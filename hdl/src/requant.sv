==> flow/design.v <==
module requant #(
    parameter integer INPUT_WIDTH = 18,
    parameter integer OUTPUT_WIDTH = 8,
    parameter integer GAIN_WIDTH = INPUT_WIDTH - OUTPUT_WIDTH + 1,
    parameter integer CHANNELS = 2048
) (
    input logic clk,     
    input logic ce,      
    input logic rst,     
    input logic [2*INPUT_WIDTH-1:0] data_in,
    input logic sync_in,
    input logic [INPUT_WIDTH - OUTPUT_WIDTH:0] gain,
    output logic [2*OUTPUT_WIDTH-1:0] data_out,
    output logic sync_out,
    output logic [$clog2(CHANNELS)-1:0] addr,
    output logic ovfl
);
  logic signed [INPUT_WIDTH-1:0] in_re = 0;
  logic signed [INPUT_WIDTH-1:0] in_im = 0;
  logic signed [OUTPUT_WIDTH-1:0] out_re = 0;
  logic signed [OUTPUT_WIDTH-1:0] out_im = 0;
  logic re_ovfl = 0;
  logic im_ovfl = 0;
  logic signed [GAIN_WIDTH:0] gain_buf;
  localparam signed [MULT_WIDTH-1:0] ClampHigh = (2 ** (INPUT_WIDTH - 1)) - 1;
  localparam signed [MULT_WIDTH-1:0] ClampLow = -(2 ** (INPUT_WIDTH - 1));
  parameter integer MULT_WIDTH = GAIN_WIDTH + INPUT_WIDTH;
  logic signed [  MULT_WIDTH-1:0] mult_re;
  logic signed [  MULT_WIDTH-1:0] mult_im;
  logic signed [OUTPUT_WIDTH-1:0] mult_re_trunc;
  logic signed [OUTPUT_WIDTH-1:0] mult_im_trunc;
  always_comb begin
    mult_re_trunc = mult_re[INPUT_WIDTH-1-:OUTPUT_WIDTH];
    mult_im_trunc = mult_im[INPUT_WIDTH-1-:OUTPUT_WIDTH];
  end
  always_ff @(posedge clk) begin
    if (rst) addr <= 0;
    else if (ce && sync_in) addr <= 1;
    else if (ce) addr <= addr + 1;
    else addr <= addr;
  end
  parameter integer DELAY = 4;
  logic [DELAY-1:0] sync_fifo;
  always_ff @(posedge clk) sync_fifo[DELAY-1] <= sync_in;
  for (genvar i = 0; i < DELAY - 1; i++) always @(posedge clk) sync_fifo[i] <= sync_fifo[i+1];
  always_comb begin
    sync_out = sync_fifo[0];
  end
  always_ff @(posedge clk) begin
    if (rst) begin
      in_re <= 0;
      in_im <= 0;
    end else if (ce) begin
      in_re <= data_in[INPUT_WIDTH+:INPUT_WIDTH];
      in_im <= data_in[0+:INPUT_WIDTH];
    end else begin
      in_re <= in_re;
      in_im <= in_im;
    end
  end
  always_ff @(posedge clk) begin
    if (rst) gain_buf <= 0;
    else if (ce) gain_buf <= $signed({1'b0, gain});
    else gain_buf <= gain_buf;
  end
  always_ff @(posedge clk) begin
    if (rst) begin
      mult_re <= 0;
      mult_im <= 0;
    end else if (ce) begin
      mult_re <= gain_buf * in_re;
      mult_im <= gain_buf * in_im;
    end else begin
      mult_re <= mult_re;
      mult_im <= mult_im;
    end
  end
  always_ff @(posedge clk) begin
    if (rst) begin
      out_re <= 0;
      out_im <= 0;
    end else if (ce) begin
      if (mult_re > ClampHigh) out_re <= ClampHigh[(INPUT_WIDTH-1)-:OUTPUT_WIDTH];
      else if (mult_re < ClampLow) out_re <= ClampLow[(INPUT_WIDTH-1)-:OUTPUT_WIDTH];
      else if (mult_re < 0) out_re <= mult_re_trunc + 1;
      else out_re <= mult_re_trunc;
      if (mult_im > ClampHigh) out_im <= ClampHigh[(INPUT_WIDTH-1)-:OUTPUT_WIDTH];
      else if (mult_im < ClampLow) out_im <= ClampLow[(INPUT_WIDTH-1)-:OUTPUT_WIDTH];
      else if (mult_im < 0) out_im <= mult_im_trunc + 1;
      else out_im <= mult_im_trunc;
    end else begin
      out_re <= out_re;
      out_im <= out_im;
    end
  end
  always_ff @(posedge clk) begin
    if (rst) begin
      data_out <= 0;
    end else if (ce) begin
      data_out <= {out_re, out_im};
    end else begin
      data_out <= data_out;
    end
  end
  always_ff @(posedge clk) begin
    if (rst) begin
      re_ovfl <= 0;
      im_ovfl <= 0;
      ovfl <= 0;
    end else if (ce) begin
      if ((mult_re > ClampHigh) || (mult_re < ClampLow)) re_ovfl <= 1;
      else re_ovfl <= 0;
      if ((mult_im > ClampHigh) || (mult_im < ClampLow)) im_ovfl <= 1;
      else im_ovfl <= 0;
      ovfl <= im_ovfl | re_ovfl;
    end else begin
      re_ovfl <= re_ovfl;
      im_ovfl <= im_ovfl;
      ovfl <= ovfl;
    end
  end
endmodule
## Reports on requant

The steps from the RTL of requant to its reports follow in flow order.
Line numbers count from 1 in the design file above.
Operators carry their Yosys type and port widths (W data, S select, Z words).
Library cell names are shortened.
The mark n/a stands for no value.

| set-up | value |
|---|---|
| top module | requant |
| clock | clk |
| cell library | sky130hd |
| library corner | tt_025C_1v80 |

## After elaboration

Yosys after proc, flatten, opt, wreduce and memory -nomap, before mapping. Memory bits, and registers merged into a memory's read port (data or address), are not among the register bits. Print and check cells are not counted. Equal cells are merged and count once.

| operators by class | value |
|---|---|
| reduce/logical cells | 5 |
| $lt $le $gt $ge | 6 |
| equal/unequal tests | 0 |
| $mul | 2 |
| shift operators | 0 |
| bitwise operators | 1 |
| mux-type cells | 10 |
| divide/modulo/power cells | 0 |
| add/sub/neg operators | 3 |

Operators by type and width:

| kind | number |
|---|---|
| $mul A12 B18 Y29 | 2 |
| $lt A29 B1 Y1 const B | 2 |
| $gt A29 B18 Y1 const B | 2 |
| $lt A29 B18 Y1 const B | 2 |
| $mux W8 | 6 |
| $add A8 B2 Y8 const B | 2 |
| $add A11 B1 Y11 const B | 1 |
| $mux W1 | 4 |
| $logic_or A1 B1 Y1 | 2 |
| $reduce_bool A2 Y1 | 1 |
| $reduce_or A2 Y1 | 1 |
| $or A1 B1 Y1 | 1 |
| $logic_and A1 B1 Y1 | 1 |

| word-level totals | value |
|---|---|
| clocked read ports x word width | 0 |
| bits in read-only memories | 0 |
| memories | 0 |
| RAM bits | 0 |
| latch bits | 0 |
| flip-flop bits (word level) | 155 |
| word-level cells | 44 |

## Depth

Yosys ltp: most cells in a row. Word level: on the elaborated netlist, between registers, memories and ports. Mapped: between sequential cells and ports; inverters and the memories' decode and read muxes count.

| logic depth | value |
|---|---|
| depth after elaboration | 4 |
| ABC_AREA | 0 |
| mapped depth | 22 |
| gate-level depth less buffers | 20 |

## Netlist

Source: synth_stat.txt of the flow (Yosys; design flattened, memories mapped). It holds for the ABC_AREA given above (unset counts as 0); a run with the other value may have another netlist.
Totals and module areas in this step are rounded.

Cells by type:

| type | number | area in all (um^2) |
|---|---|---|
| fa_1 | 352 | 7.05E+03 |
| dfxtp_1 | 155 | 3.1E+03 |
| inv_1 | 478 | 1.79E+03 |
| ha_1 | 129 | 1.61E+03 |
| nand2_1 | 343 | 1.29E+03 |
| mux2i_1 | 90 | 900.864 |
| and2_1 | 119 | 744.464 |
| nor2_1 | 154 | 578.054 |
| clkbuf_1 | 110 | 412.896 |
| a21oi_1 | 61 | 305.293 |
| xnor2_1 | 34 | 297.786 |
| nor3_1 | 40 | 200.192 |
| xor2_1 | 16 | 140.134 |
| nand4_1 | 22 | 137.632 |
| o21a_1 | 18 | 135.13 |
| o21ai_0 | 25 | 125.12 |
| a211oi_1 | 14 | 105.101 |
| a21o_1 | 14 | 105.101 |

Not listed: further types 60, cells in them 166.

| synthesis totals | value |
|---|---|
| flip-flop cells | 155 |
| cell count | 2,340 |
| cell area after synthesis | 20,300 um^2 |
| buffer cells | 123 |

## Worst setup path after synthesis

Source: OpenSTA report_checks on the synthesized netlist (no wires, ideal clock, input and output delay 20% of the period each), path of least setup slack; recovery checks are left aside. Register names are those of the netlist, which keeps one name where synthesis merged equal registers.

| timing path post-synthesis | value |
|---|---|
| path type | flip-flop to flip-flop |
| start point | register gain_buf[5] |
| end point | register mult_re[21] |
| clock period | 5.8 ns |
| buffers on the path | 2 |
| delay of the path | 5.604 ns |
| library setup time | 0.088 ns |
| driving pins on the path | 21 |
| slack | 0.196 ns |
| required time | 5.712 ns |
| arrival time | 5.516 ns |
| synthesis period reached | 5.604 ns |

"delay of the path" is the arrival time less input delay plus setup time.
"driving pins on the path" counts driving pins, that of a launching flip-flop among them; a cell with two outputs on the path counts twice.
"synthesis period reached" = period - worst setup slack (recovery checks aside). The figure is calculated, with input and output delays left at 20% of the set period.
The rows between start and end are the longest chain of elaborated cells between them; the timing report does not say that the signal goes this way. Where chains are equally long, one stands for them.
Each line given opens the expression or statement behind the cell; cells for indexed reads and writes are added by Yosys, which also makes memories of some case tables.
At most two assigning lines are given for a register; there are more.

| on the way, post-synthesis | value |
|---|---|
| cell sequence | dfxtp_1 > clkbuf_1 > clkbuf_1 > nand2_1 > fa_1 > fa_1 > fa_1 > inv_1 > fa_1 > inv_1 > fa_1 > inv_1 > ha_1 > a21o_1 > a21oi_1 > o21a_2 > nor3b_4 > a211oi_2 > or4_4 > and3_4 > o32ai_2 |
| length of the longest elaborated chain | 1 |
| elaborated cells between the ends (all ways) | 1 |
| source lines of those cells | 1 |

RTL lines, path post-synthesis:

| item | line | text |
|---|---|---|
| start: assignment | 63 | `else if (ce) gain_buf <= $signed({1'b0, gain});` |
| start: assignment | 64 | `else gain_buf <= gain_buf;` |
| $mul A12 B18 Y29 | 71 | `mult_re <= gain_buf * in_re;` |
| end: assignment | 71 |  |
| end: assignment | 74 | `mult_re <= mult_re;` |
| end: declaration | 28 | `logic signed [  MULT_WIDTH-1:0] mult_re;` |

## Worst path after layout

From the final timing report of stored run 1: the path of least setup slack in the routed layout; clock arrival at registers is part of the times.

| timing path post-layout | value |
|---|---|
| path type | flip-flop to flip-flop |
| start point | register gain_buf[0] |
| end point | register mult_im[28] |
| slack | 4.29 ns |
| required time | 10.90 ns |
| buffers on the path | 1 |
| arrival time | 6.62 ns |
| driving pins on the path | 20 |
| clock period | 10.5 ns |
| library setup time | 0.11 ns |

The rows between start and end are the longest chain of elaborated cells between them; the timing report does not say that the signal goes this way. Where chains are equally long, one stands for them.
At most two assigning lines are given for a register; there are more.

| on the way, post-layout | value |
|---|---|
| cell sequence | dfxtp_1 > buf_4 > nand2_1 > inv_1 > fa_1 > inv_1 > fa_1 > inv_1 > fa_1 > inv_1 > fa_1 > inv_1 > ha_1 > a21o_1 > a21o_1 > a221oi_1 > o211a_1 > o31ai_2 > a211o_1 > o311a_1 |
| length of the longest elaborated chain | 1 |
| elaborated cells between the ends (all ways) | 1 |
| source lines of those cells | 1 |

RTL lines, path post-layout:

| item | line | text |
|---|---|---|
| start: assignment | 63 | `else if (ce) gain_buf <= $signed({1'b0, gain});` |
| start: assignment | 64 | `else gain_buf <= gain_buf;` |
| $mul A12 B18 Y29 | 72 | `mult_im <= gain_buf * in_im;` |
| end: assignment | 72 |  |
| end: assignment | 75 | `mult_im <= mult_im;` |
| end: declaration | 29 | `logic signed [  MULT_WIDTH-1:0] mult_im;` |

Design requant on sky130hd. What follows are 2 stored runs of the flow, each under its own settings; their order means nothing. The constraints put input and output delay at 20% of the set period each and load the outputs with 0.01 pF.
"achieved period" is the run's clock period less its worst setup slack. It is reckoned from that one timing run; input and output delays stay at 20% of the period that was set.
"time used up by the worst setup path" is the time allowed to the run's worst setup path (the clock period less input and output delay, where it has them) less its slack. Clock arrival times count: a late capture clock shortens it, a late launch clock lengthens it.
"power consumption" rests on the timing tool's default activity at the inputs, not on a simulated workload.
Measured values are rounded.

#### Stored run 1

| setting | value |
|---|---|
| period_ns | `10.5` |
| CORE_UTILIZATION | `15` |
| PLACE_DENSITY_LB_ADDON | `0.16` |
| CELL_PAD_IN_SITES_DETAIL_PLACEMENT | `1` |
| TNS_END_PERCENT | `5` |
| GPL_ROUTABILITY_DRIVEN | `0` |
| CTS_CLUSTER_DIAMETER | `143` |
| SLEW_MARGIN | `0` |
| CAP_MARGIN | `20` |
| CORE_MARGIN | `2` |

| result | value |
|---|---|
| die footprint | 138,000 um^2 |
| post-layout utilization | 17.4% |
| worst hold slack after layout | 0.332 ns |
| achieved period | 6.214 ns |
| summed negative setup slack | 0.000 ns |
| standard-cell area after layout | 23,500 um^2 |
| worst setup slack after layout | 4.29 ns |
| power consumption | 2,010 µW |
| cell area after synthesis | 20,300 um^2 |
| time used up by the worst setup path | 6.21 ns |
| worst setup path type | flip-flop to flip-flop |

#### Stored run 2

| setting | value |
|---|---|
| period_ns | `5.94` |
| CORE_UTILIZATION | `49` |
| CAP_MARGIN | `20` |
| CORE_MARGIN | `2` |
| SLEW_MARGIN | `20` |

| result | value |
|---|---|
| die footprint | 43,100 um^2 |
| post-layout utilization | 54.9% |
| worst hold slack after layout | 0.329 ns |
| achieved period | 5.675 ns |
| summed negative setup slack | 0.000 ns |
| standard-cell area after layout | 22,400 um^2 |
| worst setup slack after layout | 0.265 ns |
| power consumption | 3,550 µW |
| cell area after synthesis | 20,300 um^2 |
| time used up by the worst setup path | 5.67 ns |
| worst setup path type | flip-flop to flip-flop |
